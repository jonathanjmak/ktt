==> flow/design.v <==
module dff #(parameter WIDTH = 1) (
    input clk,
    input [WIDTH-1:0] d,
    output reg [WIDTH-1:0] q
);
    always @(posedge clk) 
        q <= d;
endmodule
module dffr #(parameter WIDTH = 1) (
    input clk,
    input r,
    input [WIDTH-1:0] d,
    output reg [WIDTH-1:0] q
);
    always @ (posedge clk) 
        if (r) 
            q <= {WIDTH{1'b0}};
        else
            q <= d;
endmodule
module dffre #(parameter WIDTH = 1) (
    input clk,
    input r,
    input en,
    input [WIDTH-1:0] d,
    output reg [WIDTH-1:0] q
);
    always @(posedge clk)
        if (r)
            q <= {WIDTH{1'b0}};
        else if (en)
            q <= d;
        else
            q <= q;
endmodule
module ram_1w2r #(parameter WIDTH = 8, parameter DEPTH = 8) (
    input clka,
    input wea,
    input [DEPTH-1:0] addra,
    input [WIDTH-1:0] dina,
    output wire [WIDTH-1:0] douta,
    input clkb,
    input [DEPTH-1:0] addrb,
    output wire [WIDTH-1:0] doutb
);
    reg [WIDTH-1:0] RAM [(2**DEPTH)-1:0];
    reg [DEPTH-1:0] read_addra;
    reg [DEPTH-1:0] read_addrb;
    always @(posedge clka) begin
        if (wea == 1'b1)
            RAM[addra] <= dina;
        read_addra <= addra;
    end
    always @(posedge clkb)
        read_addrb <= addrb;
    assign douta = RAM[read_addra];
    assign doutb = RAM[read_addrb];
endmodule
 module wave_capture (
    input clk,
    input reset,
    input new_sample_ready,
    input [15:0] new_sample_in,
    input wave_display_idle,
    output wire [8:0] write_address,
    output wire write_enable,
    output wire [7:0] write_sample,
    output wire read_index
);
	wire [1:0] curr_state;
	reg [1:0] next_state;
	dffr #(2) state_ff(.clk(clk),.r(reset),.d(next_state),.q(curr_state));
	always @(*) begin
		case(curr_state)
			2'b00: next_state = wave_display_idle? 2'b01: 2'b00;  
			2'b01: next_state = zero_crossing? 2'b10: 2'b01;  
			2'b10: next_state = (counter == 8'd255)? 2'b00: 2'b10;  
			default: next_state = 2'b11; 
		endcase
	end
	wire zero_crossing;
	assign zero_crossing = ((curr_state == 2'b01) & (prev_sample_out>new_sample_in[15]));
	wire prev_sample_out;
	dffre#(1) zero_cross_ff(.clk(clk),.r(reset), .en(new_sample_ready),.d(new_sample_in[15]),.q(prev_sample_out));
	wire [7:0] counter;
	dffre#(8) cntr(.clk(clk),.r(reset||(curr_state==2'b01)), .en(new_sample_ready&(curr_state==2'b10)),
	.d(counter+1'b1),.q(counter));
	dffre#(1) flip_read(.clk(clk),.r(reset), .en(wave_display_idle&(curr_state==2'b00)),
	.d(~read_index),.q(read_index));
	assign write_sample = ((curr_state==2'b10)|zero_crossing)?(8'd128 + new_sample_in[15:8]):8'hFF;
	assign write_address = {~read_index, counter};
	assign write_enable = (new_sample_ready & ((curr_state == 2'b10)|zero_crossing));
endmodule
module wave_display (
    input clk,
    input reset,
    input [10:0] x,   
    input [9:0]  y,   
    input valid,
    input [7:0] read_value,
    input read_index,
    output wire [8:0] read_address,
    output wire valid_pixel,
    output wire [7:0] r,
    output wire [7:0] g,
    output wire [7:0] b
);
	wire [8:0] prev_read_address;  
	dffr #(9) addr_ff (.clk(clk),.r(reset),.d(read_address),.q(prev_read_address));
	wire [7:0] prev_read_value;
	wire enable = (read_address!=prev_read_address);  
	dffre #(8) RAM_val (.clk(clk),.r(reset),.en(enable), .d(read_value),.q(prev_read_value));
	wire [7:0] valid_y = y[8:1];
	assign valid_pixel = (valid &(x[9]^x[8])&~y[9]);  
	wire valid_read;  
    assign valid_read = (valid_pixel &
							  (((valid_y >= read_value)&(valid_y <= prev_read_value))|
							  ((valid_y<=read_value) & (valid_y >= prev_read_value))));
	assign read_address = {read_index, (x[10:8] == 3'b010), x[7:1]};  
	assign {r,g,b} = (valid_read&(x>11'b00100000010 & x<11'b01011111111)&~reset) ? 24'hFFFFFF : 24'h000000;
endmodule
module wave_display_top(
    input clk,
    input reset,
    input new_sample,
    input [15:0] sample,
    input [10:0] x,   
    input [9:0]  y,   
    input valid,
    input vsync,
    output [7:0] r,
    output [7:0] g,
    output [7:0] b
);
    wire [7:0] read_sample, write_sample;
    wire [8:0] read_address, write_address;
    wire read_index;
    wire write_en;
    wire wave_display_idle = ~vsync;
    wave_capture wc(
        .clk(clk),
        .reset(reset),
        .new_sample_ready(new_sample),
        .new_sample_in(sample),
        .write_address(write_address),
        .write_enable(write_en),
        .write_sample(write_sample),
        .wave_display_idle(wave_display_idle),
        .read_index(read_index)
    );
    ram_1w2r #(.WIDTH(8), .DEPTH(9)) sample_ram(
        .clka(clk),
        .clkb(clk),
        .wea(write_en),
        .addra(write_address),
        .dina(write_sample),
        .douta(),
        .addrb(read_address),
        .doutb(read_sample)
    );
    wire valid_pixel;
    wire [7:0] wd_r, wd_g, wd_b;
    wave_display wd(
        .clk(clk),
        .reset(reset),
        .x(x),
        .y(y),
        .valid(valid),
        .read_address(read_address),
        .read_value(read_sample),
        .read_index(read_index),
        .valid_pixel(valid_pixel),
        .r(wd_r), .g(wd_g), .b(wd_b)
    );
    assign {r, g, b} = valid_pixel ? {wd_r, wd_g, wd_b} : {3{8'b0}};
endmodule
======== From RTL to reports: wave_display_top ========
Tool output for the design above, in the order of the flow.
Lines are those of the file above, counted from 1.
Operators carry their Yosys type and port widths (W data, S select, Z words).
Library cell names are shortened.
A cell with - has no value.
inputs
  design top .............................. wave_display_top
  clock input ............................. clk
  cell library ............................ sky130hd
  library corner .......................... tt_025C_1v80

======== Word-level counts ========
Source: Yosys, flattened and elaborated, memories not mapped. Widths are those after wreduce; folded enables and synchronous resets count as part of the registers. Print and check cells do not count. Equal cells are merged and count once.
Memory sizes are those after Yosys's memory passes, which may raise the word count (mostly to a power of two), join words into wider ones and drop unused or constant bits.
cells by class
  add/sub/neg operators ................... 2
  $lt $le $gt $ge ......................... 7
  equality and inequality tests ........... 5
  mux-type cells .......................... 10
  bitwise logic cells ..................... 19
  reduce/logical cells .................... 2
operator list
  cell                    number
  $mux W24                2
  $ge A8 B8 Y1            2
  $le A8 B8 Y1            2
  $mux W8                 2
  $and A1 B1 Y1           12
  $lt A11 B10 Y1 const B  1
  $gt A11 B9 Y1 const B   1
  $ne A9 B9 Y1            1
  $mux W9                 1
  $add A8 B1 Y8 const B   1
  $add A8 B8 Y8 const A   1
  $eq A8 B8 Y1 const B    1
  $pmux W2 S3             1
  $not A1 Y1              4
  $mux W2                 2
  $eq A3 B2 Y1 const B    1
  $or A1 B1 Y1            2
  $eq A2 B1 Y1 const B    1
  $eq A2 B2 Y1 const B    1
  $logic_not A2 Y1        1
  $mux W1                 2
  $gt A1 B1 Y1            1
  $xor A1 B1 Y1           1
  $logic_or A1 B1 Y1      1
storage and ports
  bits in registers ....................... 29
  RAM bits ................................ 4096
  clocked read ports x word width ......... 8
  memories ................................ 1
  input bits .............................. 42
  output and inout port bits .............. 24
  cells after elaboration ................. 52
memory list
  name            depth  bits a word  read ports  write ports  line  source
  sample_ram.RAM  512    8            1           1            46    reg [WIDTH-1:0] RAM [(2**DEPTH)-1:0];

======== Logic depth ========
Depth = most cells in a row (Yosys ltp): at word level without a register or memory, in the mapped netlist without a sequential cell, where the memories' decode and read muxes count.
logic depth
  depth in word-level cells ............... 8
  ABC_AREA ................................ 0
  mapped depth ............................ 23

======== Mapped cells and area ========
Source: synth_stat.txt of the flow (Yosys; design flattened, memories mapped). It holds for the ABC_AREA given above (unset counts as 0); a run with the other value may have another netlist.
cell types
  cell type  number  total area (um2)
  edfxtp_1   4096    1.23E+05
  mux4_2     603     1.36E+04
  mux2i_1    616     6.17E+03
  mux4_1     136     3.57E+03
  nor2_1     624     2.34E+03
  o221ai_1   172     1.51E+03
  buf_6      78      878.342
  o22ai_1    128     800.768
  dfxtp_1    39      780.749
  buf_8      48      720.691
  nor3_1     141     705.677
  clkbuf_1   182     683.155
  a21oi_1    132     660.634
  buf_4      88      660.634
  a22oi_1    83      623.098
  o21ai_0    114     570.547
  nand2_1    137     514.243
  mux2_2     37      416.65
Not listed: further types 74, cells in them 717.
synthesis totals
  mapped cells ............................ 8171
  synthesis area .......................... 163742.0 um2
  sequential area ......................... 123778.7 um2
  flip-flop cells ......................... 4135
  buffers ................................. 542
The figures by module come from a second, unflattened synthesis with its own total; it is not the netlist above.
second synthesis, totals
  cell total of the unflattened synthesis .. 11713
  area (unflattened synthesis) ............ 197963.6 um2
Rows give one instance, submodules left out.
by module
  module            times used  cells  area (um2)  seq. area (um2)
  ram_1w2r          1           11453  195720.2    123358.3
  wave_display      1           116    853.3       0.0
  dffre (WIDTH=8)   2           26     285.3       160.2
  wave_capture      1           37     264.0       0.0
  dffr (WIDTH=9)    1           18     236.5       180.2
  wave_display_top  1           27     198.9       0.0
  dffre (WIDTH=1)   2           3      33.8        20.0
  dffr (WIDTH=2)    1           4      52.6        40.0

======== Timing after synthesis ========
Path of least setup slack by OpenSTA after synthesis, without wires, with an ideal clock, recovery checks aside; 20% of the period is set as input and as output delay. Where synthesis merged equal registers, the netlist keeps one of their names.
path after synthesis
  path kind ............................... input -> register
  start point ............................. in sample[15]
  end point ............................... mem sample_ram.RAM[0][0]
  clock period ............................ 19.2 ns
  library setup time ...................... 1.607 ns
  time at the first pin ................... 3.840 ns
  arrival ................................. 10.638 ns
  required time ........................... 17.593 ns
  path slack .............................. 6.955 ns
  delay of the path ....................... 8.405 ns
  stages .................................. 4
  path buffers ............................ 1
  synthesis period reached ................ 12.245 ns
"delay of the path" is the arrival time less input delay plus setup time.
"stages" counts driving pins, that of a launching flip-flop among them; a cell with two outputs on the path counts twice.
"synthesis period reached" is the clock period less the worst setup slack; recovery checks do not enter. This is arithmetic on one report: input and output delays are still those of the set period (20% each).
between the ends, after synthesis
  cells stage by stage .................... nand3b_1 nand2_1 clkbuf_1 nand2b_1
RTL lines, path after synthesis
  item             line  source
  start, declared  126   input [15:0] sample,
  end, declared    46    reg [WIDTH-1:0] RAM [(2**DEPTH)-1:0];
No chain of elaborated cells between the ends is given.

======== Worst path after layout ========
Path of least setup slack in the final report of run 1 (OpenROAD, finished layout, wires in). Where an end is a register, its clock arrival counts in the times.
path after layout
  path kind ............................... register -> output
  start point ............................. reg (name not given)
  end point ............................... out g[7]
  clock period ............................ 13.2 ns
  external output delay ................... 2.64 ns
  time at the first pin ................... 0.95 ns
  arrival ................................. 8.52 ns
  required time ........................... 10.56 ns
  path slack .............................. 2.04 ns
  stages .................................. 18
  path buffers ............................ 3
between the ends, after layout
  cells stage by stage .................... dfxtp_4 buf_12 buf_4 mux2i_1 o22ai_1 o21bai_1 a2111oi_0 nand4_1 a211oi_1 nor2_1 ha_1 nand3_1 o22ai_1 nor2_1 o21ai_0 xnor2_1 a221oi_4 clkdlybuf4s50_1
RTL lines, path after layout
  item           line  source
  end, declared  132   output [7:0] g,
No chain of elaborated cells between the ends is given.

Design wave_display_top on sky130hd. What follows are 2 stored runs of the flow, each under its own settings; their order means nothing. The constraints put input and output delay at 20% of the set period each and load the outputs with 0.01 pF.
"worst setup path time (ns)" is the time allowed to the run's worst setup path (the clock period less input and output delay, where it has them) less its slack. Clock arrival times count: a late capture clock shortens it, a late launch clock lengthens it.
"finish__power__total": no workload was simulated; the value follows from the tool's default switching activity.

Flow files of run 1
==> flow/run.sh <==
#!/bin/bash
# the make line also repeats the synthesis and layout settings of config.mk as NAME=value (left out here)
make -C /OpenROAD-flow-scripts/flow DESIGN_CONFIG=/design/flow/config.mk WORK_HOME=/design/flow/orfs CLKGATE_MAP_FILE= finish
==> flow/config.mk <==
export PLATFORM = sky130hd
export DESIGN_NAME = wave_display_top
export DESIGN_NICKNAME = wave_display_top
export VERILOG_FILES = /design/flow/design.v
export SDC_FILE = /design/flow/constraint.sdc
export NUM_CORES = 4
export LEC_CHECK = 0
export CAP_MARGIN = 20
export CORE_MARGIN = 2
export CORE_UTILIZATION = 40
export SETUP_SLACK_MARGIN = -0.99
export SLEW_MARGIN = 20
==> flow/constraint.sdc <==
create_clock -name core_clock -period 13.2 [get_ports {clk}]
set_input_delay 2.6400 -clock core_clock [delete_from_list [all_inputs] [get_ports {clk}]]
set_output_delay 2.6400 -clock core_clock [all_outputs]
set_load 0.01 [all_outputs]

report of run 1
yosys chip area after synthesis (um^2): 163742.0
finish__design__die__area: 414491.0
finish__design__instance__area__stdcell: 182809.0
finish__timing__setup__ws: 2.036
finish__timing__hold__ws: 0.478
finish__power__total: 2.716e-02
worst setup path time (ns): 8.52
worst setup path kind: register -> output

Flow files of run 2
==> flow/run.sh <==
#!/bin/bash
# the make line also repeats the synthesis and layout settings of config.mk as NAME=value (left out here)
make -C /OpenROAD-flow-scripts/flow DESIGN_CONFIG=/design/flow/config.mk WORK_HOME=/design/flow/orfs CLKGATE_MAP_FILE= finish
==> flow/config.mk <==
export PLATFORM = sky130hd
export DESIGN_NAME = wave_display_top
export DESIGN_NICKNAME = wave_display_top
export VERILOG_FILES = /design/flow/design.v
export SDC_FILE = /design/flow/constraint.sdc
export NUM_CORES = 4
export LEC_CHECK = 0
export CAP_MARGIN = 30
export CORE_ASPECT_RATIO = 1.92
export CORE_MARGIN = 9
export CORE_UTILIZATION = 54
export CTS_CLUSTER_SIZE = 34
export GPL_ROUTABILITY_DRIVEN = 1
export GPL_TIMING_DRIVEN = 0
export MAX_ROUTING_LAYER = met5
export PLACE_DENSITY = 0.55
export SETUP_SLACK_MARGIN = 0.18
export SLEW_MARGIN = 40
export TNS_END_PERCENT = 15
==> flow/constraint.sdc <==
create_clock -name core_clock -period 18.8 [get_ports {clk}]
set_input_delay 3.7600 -clock core_clock [delete_from_list [all_inputs] [get_ports {clk}]]
set_output_delay 3.7600 -clock core_clock [all_outputs]
set_load 0.01 [all_outputs]

report of run 2
yosys chip area after synthesis (um^2): 163742.0
finish__design__die__area: 324438.0
finish__design__instance__area__stdcell: 188463.0
finish__timing__setup__ws: 4.936
finish__timing__hold__ws: 0.492
finish__power__total: 1.935e-02
worst setup path time (ns): 10.10
worst setup path kind: register -> output
