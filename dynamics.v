==> flow/design.v <==
module dynamics(
	input clk,
	input reset,
	input [2:0] amplitude_in,  
	input [5:0] duration,  
	input [5:0] attack,  
	input [5:0] decay,  
	input new_note,  
	input beat,  
	output [2:0] amplitude_out
);
	wire [1:0] state;
    reg [1:0] next_state;
    dffr #(2) fsm_ff(.clk(clk), .r(reset), .d(next_state), .q(state));
    wire [5:0] count, next_count;
    dffre#(6) counter_ff(.clk(clk), .r(reset), .en(beat), .d(next_count), .q(count));
	assign next_count = (state == 2'b00)? 6'd0:(duration == count)? count:count + 6'd1;
	wire [2:0] curr_amp;
    reg [2:0] next_amp;
    dffr #(3) amp_ff(.clk(clk), .r(reset), .d(next_amp), .q(curr_amp));
    wire [5:0] attack_2 = attack>>1;
    wire [5:0] attack_4 = attack>>2;
    wire [5:0] decay_2 = decay>>1;
    wire [5:0] decay_4 = decay>>2;
    always @(*) begin
		case(state)
			2'b00: begin
					next_state = new_note? 2'b01:2'b00;
					next_amp = amplitude_in;
				end
			2'b01: begin
					next_state = (count==attack)? 2'b11:2'b01;
					if (attack == 0) next_amp = amplitude_in;
					else if (attack_4 > count) next_amp = 0;
					else if (attack_4 <= count & attack_2 > count) next_amp = (amplitude_in < 3'd3)? 1:amplitude_in - 3'd4;
					else if (attack_2 <= count & attack > count) next_amp = (amplitude_in == 0)? 0:amplitude_in - 1;
					else next_amp = amplitude_in;
				end
			2'b11: begin
					next_state = (count+decay >= duration) ? 2'b10:2'b11;
					next_amp = amplitude_in;
				end
			2'b10: begin
					next_state = (count==duration) ? 2'b00 : 2'b10;
					if(decay == 0) next_amp = amplitude_in;
					else if (decay_4 > (duration - count)) next_amp = 0;
					else if (decay_4 <= (duration - count) && decay_2 > (duration - count)) next_amp = (amplitude_in < 3'd3)? 1:amplitude_in - 3'd4;
					else if (decay_2 <= (duration - count) && decay > (duration - count)) next_amp = (amplitude_in == 0)? 0: amplitude_in - 1;
					else next_amp = amplitude_in;
				end
			default: begin
				next_state = state;
				next_amp = amplitude_in;
				end
		endcase
    end  
    assign amplitude_out = (curr_amp == 0)? 1:curr_amp;
endmodule
module dff #(parameter WIDTH = 1) (
    input clk,
    input [WIDTH-1:0] d,
    output reg [WIDTH-1:0] q
);
    always @(posedge clk) 
        q <= d;
endmodule
module dffr #(parameter WIDTH = 1) (
    input clk,
    input r,
    input [WIDTH-1:0] d,
    output reg [WIDTH-1:0] q
);
    always @ (posedge clk) 
        if (r) 
            q <= {WIDTH{1'b0}};
        else
            q <= d;
endmodule
module dffre #(parameter WIDTH = 1) (
    input clk,
    input r,
    input en,
    input [WIDTH-1:0] d,
    output reg [WIDTH-1:0] q
);
    always @(posedge clk)
        if (r)
            q <= {WIDTH{1'b0}};
        else if (en)
            q <= d;
        else
            q <= q;
endmodule
# Reports on dynamics
# The steps from the RTL of dynamics to its reports follow in flow order.
# Line numbers count from 1 in the design file above.
# Cell names lack the library's common part.
design:
  top: "dynamics"
  clock_port: "clk"
  library: "sky130hd"
  pvt_corner: "tt_025C_1v80"

# After elaboration
# Counts by Yosys on the flattened word-level netlist (proc, flatten, opt, wreduce; memories kept). Register bits leave out memories and registers merged into their read ports (data or address). Print and check cells are left out.
op_classes:
  logic: 2
  add_sub_neg: 5
  mux: 19
  compare: 12
  reduce_and_logical: 9
  eq_ne: 7
ops:
  columns: ["op", "n"]
  rows:
  - ["3-bit 2-to-1 mux", 11]
  - ["6-bit == test", 3]
  - ["4-bit by 6-bit greater-than comparator with 1-bit output", 2]
  - ["4-bit by 6-bit <= comparator with 1-bit output", 2]
  - ["5-bit by 6-bit greater-than comparator with 1-bit output", 2]
  - ["5-bit by 6-bit <= comparator with 1-bit output", 2]
  - ["6-bit greater-than comparator", 2]
  - ["6-bit logical NOT", 2]
  - ["6-bit 2-to-1 mux", 2]
  - ["3-bit parallel mux with 3-bit select", 1]
  - ["2-bit parallel mux with 4-bit select", 1]
  - ["3-bit logical NOT", 2]
  - ["6-bit by 1-bit adder with 6-bit output with constant B", 1]
  - ["6-bit adder", 1]
  - ["6-bit subtractor", 1]
  - ["6-bit greater-or-equal comparator", 1]
  - ["2-bit == test with constant B", 2]
  - ["2-bit 2-to-1 mux", 2]
  - ["3-bit by 1-bit subtractor with 3-bit output with constant B", 1]
  - ["3-bit by 2-bit less-than comparator with 1-bit output with constant B", 1]
  - ["3-bit subtractor with constant B", 1]
  - ["1-bit AND", 2]
  - ["1-bit logical AND", 2]
  - ["2-bit by 1-bit == test with 1-bit output with constant B", 1]
  - ["2-bit inequality test with constant B", 1]
  - ["2-bit logical NOT", 1]
  - ["2-bit AND reduction", 1]
  - ["2-bit OR reduction", 1]
  - ["1-bit 2-to-1 mux", 2]
bits:
  wordCells: 57
  output_inout_bits: 3
  ff_bits: 11
  inputBits: 25

# Logic depth
# Depth = most cells in a row (Yosys ltp): at word level without a register or memory, in the mapped netlist without a sequential cell, where the memories' decode and read muxes count.
depth:
  word_depth: 8
  ABC_AREA: 0
  depth_mapped: 14
  mapped_depth_nobuf: 14

# After synthesis
# Yosys stat after the flow's synthesis: flattened, memories mapped to cells. It holds for the ABC_AREA given above (unset counts as 0); a run with the other value may have another netlist.
# Totals and module areas in this step are rounded.
mapped:
  yosys_area_um2: 2060
  ffs: 13
  stdcells: 259
  n_buf: 5
  seq_area_um2: 260
types:
  columns: ["cell_type", "n", "area_total_um2"]
  rows:
  - ["ha_1", 47, 588.064]
  - ["dfxtp_1", 13, 260.25]
  - ["a21oi_1", 23, 115.11]
  - ["inv_1", 28, 105.101]
  - ["a21o_1", 10, 75.072]
  - ["xnor2_1", 8, 70.067]
  - ["nand2_1", 15, 56.304]
  - ["nor2_1", 15, 56.304]
  - ["xor2_1", 6, 52.55]
  - ["nor3_1", 9, 45.043]
  - ["fa_1", 2, 40.038]
  - ["o21a_1", 5, 37.536]
  - ["o21ai_0", 7, 35.034]
  - ["nand2b_1", 5, 31.28]
  - ["a31oi_1", 4, 25.024]
  - ["o211ai_1", 3, 22.522]
  - ["o21bai_1", 3, 22.522]
  - ["xnor3_1", 1, 22.522]
# Not listed: further types 34, cells in them 55.
# The figures by module come from a second, unflattened synthesis with its own total; it is not the netlist above.
hier_totals:
  cells_unflattened: 283
  hier_area_um2: 2240
# Rows give one instance, submodules left out.
modules:
  columns: ["module", "seq_area_um2", "cells", "mod_area_um2", "n_inst"]
  rows:
  - ["dynamics", 0.0, 254, 1900, 1]
  - ["dffre #(WIDTH=6)", 120, 19, 214, 1]
  - ["dffr #(WIDTH=3)", 60.1, 6, 78.8, 1]
  - ["dffr #(WIDTH=2)", 40.0, 4, 52.6, 1]

# Timing after synthesis
# Source: OpenSTA report_checks on the synthesized netlist (no wires, ideal clock, input and output delay 20% of the period each), path of least setup slack; recovery checks are left aside. Register names are those of the netlist, which keeps one name where synthesis merged equal registers.
synth_path:
  kind: "input -> register"
  startpoint: "in duration[1]"
  endpoint: "reg amp_ff.q[2]"
  n_path_buf: 0
  clock_period_ns: 4.67
  path_stages: 12
  arrival_time_ns: 3.433
  launch_ns: 0.934
  required_ns: 4.554
  input_delay_ns: 0.934
  setup_slack_ns: 1.122
  delay_ns: 2.615
  setup_time_ns: 0.116
  synth_period_reached_ns: 3.548
# "delay_ns" is the arrival time less input delay plus setup time.
# "path_stages" counts driving pins, that of a launching flip-flop among them; a cell with two outputs on the path counts twice.
# "synth_period_reached_ns" is the clock period less the worst setup slack; recovery checks do not enter. This is arithmetic on one report: input and output delays are still those of the set period (20% each).
# Between the ends stands the longest chain of elaborated cells between them, by number of cells; it is not shown to be the way that was timed. Of several equally long chains one is given.
# Each line given opens the expression or statement behind the cell; cells for indexed reads and writes are added by Yosys, which also makes memories of some case tables.
synth_via:
  path_cell_list: "ha_1 > nand2b_1 > nand2b_1 > a21oi_1 > xor2_1 > ha_1 > a21o_1 > maj3_1 > a211oi_1 > nor3_1 > a211o_1 > a31o_1"
  elab_chain_cells: 8
  cone_cells: 13
  classes_between: "add/sub (1); compare (5); mux (5); reduce/logical (2)"
synth_rtl:
  columns: ["item", "line_no", "rtl"]
  rows:
  - ["start, declared", 5, "input [5:0] duration,"]
  - ["6-bit subtractor", 48, "else if (decay_2 <= (duration - count) && decay > (duration - count)) next_amp = (amplitude_in == 0)? 0: ampli ..."]
  - ["5-bit by 6-bit <= comparator with 1-bit output", 48, null]
  - ["1-bit logical AND", 48, null]
  - ["3-bit 2-to-1 mux", 48, null]
  - ["3-bit 2-to-1 mux", 47, "else if (decay_4 <= (duration - count) && decay_2 > (duration - count)) next_amp = (amplitude_in < 3'd3)? 1:am ..."]
  - ["3-bit 2-to-1 mux", 46, "else if (decay_4 > (duration - count)) next_amp = 0;"]
  - ["3-bit 2-to-1 mux", 45, "if(decay == 0) next_amp = amplitude_in;"]
  - ["3-bit parallel mux with 3-bit select", 26, "case(state)"]
  - ["end, assigned", 75, "q <= {WIDTH{1'b0}};"]
  - ["end, assigned", 77, "q <= d;"]
  - ["end, declared", 71, "output reg [WIDTH-1:0] q"]

# Timing after layout
# From the final timing report of stored run 1: the path of least setup slack in the routed layout; clock arrival at registers is part of the times.
layout_path:
  kind: "input -> register"
  startpoint: "in duration[4]"
  endpoint: "reg amp_ff.q[0]"
  required_ns: 2.63
  path_stages: 13
  input_delay_ns: 0.49
  setup_slack_ns: -0.50
  n_path_buf: 2
  setup_time_ns: 0.07
  arrival_time_ns: 3.13
  launch_ns: 0.49
  clock_period_ns: 2.46
# Between the ends stands the longest chain of elaborated cells between them, by number of cells; it is not shown to be the way that was timed. Of several equally long chains one is given.
layout_via:
  path_cell_list: "dlygate4sd2_1 > ha_1 > and2_1 > o21a_1 > a31oi_1 > o311a_4 > ha_4 > nand3_4 > buf_4 > nor3_2 > or4b_1 > a31o_1 > a21oi_2"
  elab_chain_cells: 8
  cone_cells: 13
  classes_between: "add/sub (1); compare (5); mux (5); reduce/logical (2)"
layout_rtl:
  columns: ["item", "line_no", "rtl"]
  rows:
  - ["start, declared", 5, "input [5:0] duration,"]
  - ["6-bit subtractor", 48, "else if (decay_2 <= (duration - count) && decay > (duration - count)) next_amp = (amplitude_in == 0)? 0: ampli ..."]
  - ["5-bit by 6-bit <= comparator with 1-bit output", 48, null]
  - ["1-bit logical AND", 48, null]
  - ["3-bit 2-to-1 mux", 48, null]
  - ["3-bit 2-to-1 mux", 47, "else if (decay_4 <= (duration - count) && decay_2 > (duration - count)) next_amp = (amplitude_in < 3'd3)? 1:am ..."]
  - ["3-bit 2-to-1 mux", 46, "else if (decay_4 > (duration - count)) next_amp = 0;"]
  - ["3-bit 2-to-1 mux", 45, "if(decay == 0) next_amp = amplitude_in;"]
  - ["3-bit parallel mux with 3-bit select", 26, "case(state)"]
  - ["end, assigned", 75, "q <= {WIDTH{1'b0}};"]
  - ["end, assigned", 77, "q <= d;"]
  - ["end, declared", 71, "output reg [WIDTH-1:0] q"]

Appendix: measured runs

2 stored runs of dynamics in the flow (synthesis by Yosys, layout by OpenROAD, sky130hd cells), in arbitrary order. Constraints: input delay and output delay 20% of the set period each, output load 0.01 pF.
"period_less_ws_ns" means the clock period less the worst setup slack. The figure is calculated, with input and output delays left at 20% of the set period.
"timing.worst_path_ns": the worst setup path's part of the clock period (all of it between registers, 20% less for each end at a port) less its slack. A launch clock that arrives late makes it longer, a capture clock that arrives late makes it shorter.
Measured values are rounded.

--- stored run 1 ---
==> flow/run.sh <==
#!/bin/bash
# the make line also repeats the synthesis and layout settings of config.mk as NAME=value (left out here)
make -C /OpenROAD-flow-scripts/flow DESIGN_CONFIG=/design/flow/config.mk WORK_HOME=/design/flow/orfs CLKGATE_MAP_FILE= finish
==> flow/config.mk <==
export PLATFORM = sky130hd
export DESIGN_NAME = dynamics
export DESIGN_NICKNAME = dynamics
export VERILOG_FILES = /design/flow/design.v
export SDC_FILE = /design/flow/constraint.sdc
export NUM_CORES = 4
export LEC_CHECK = 0
export ABC_AREA = 0
export CAP_MARGIN = 20
export CELL_PAD_IN_SITES_GLOBAL_PLACEMENT = 3
export CORE_MARGIN = 6
export CORE_UTILIZATION = 24
export CTS_CLUSTER_DIAMETER = 378
export CTS_CLUSTER_SIZE = 34
export GPL_ROUTABILITY_DRIVEN = 0
export GPL_TIMING_DRIVEN = 1
export MIN_ROUTING_LAYER = met1
export PLACE_DENSITY = 0.35
export SLEW_MARGIN = 35
export TNS_END_PERCENT = 60
==> flow/constraint.sdc <==
create_clock -name core_clock -period 2.46 [get_ports {clk}]
set_input_delay 0.4920 -clock core_clock [delete_from_list [all_inputs] [get_ports {clk}]]
set_output_delay 0.4920 -clock core_clock [all_outputs]
set_load 0.01 [all_outputs]

==> results, as YAML <==
results:
  synth_area_um2: 2060
  die_um2: 11000
  fin_util_frac: 0.405
  ws_setup_ns: -0.500
  timing.hold.ws_ns: 0.475
  period_less_ws_ns: 2.960
  timing.worst_path_ns: 2.47
  path_kind: "input -> register"

--- stored run 2 ---
==> flow/run.sh <==
#!/bin/bash
# the make line also repeats the synthesis and layout settings of config.mk as NAME=value (left out here)
make -C /OpenROAD-flow-scripts/flow DESIGN_CONFIG=/design/flow/config.mk WORK_HOME=/design/flow/orfs CLKGATE_MAP_FILE= finish
==> flow/config.mk <==
export PLATFORM = sky130hd
export DESIGN_NAME = dynamics
export DESIGN_NICKNAME = dynamics
export VERILOG_FILES = /design/flow/design.v
export SDC_FILE = /design/flow/constraint.sdc
export NUM_CORES = 4
export LEC_CHECK = 0
export CAP_MARGIN = 20
export CELL_PAD_IN_SITES_DETAIL_PLACEMENT = 2
export CORE_MARGIN = 2
export CORE_UTILIZATION = 47
export CTS_CLUSTER_DIAMETER = 314
export GPL_ROUTABILITY_DRIVEN = 1
export SLEW_MARGIN = 20
==> flow/constraint.sdc <==
create_clock -name core_clock -period 4.62 [get_ports {clk}]
set_input_delay 0.9240 -clock core_clock [delete_from_list [all_inputs] [get_ports {clk}]]
set_output_delay 0.9240 -clock core_clock [all_outputs]
set_load 0.01 [all_outputs]

==> results, as YAML <==
outcome: "stopped before the end: placement reported DPL-0033"
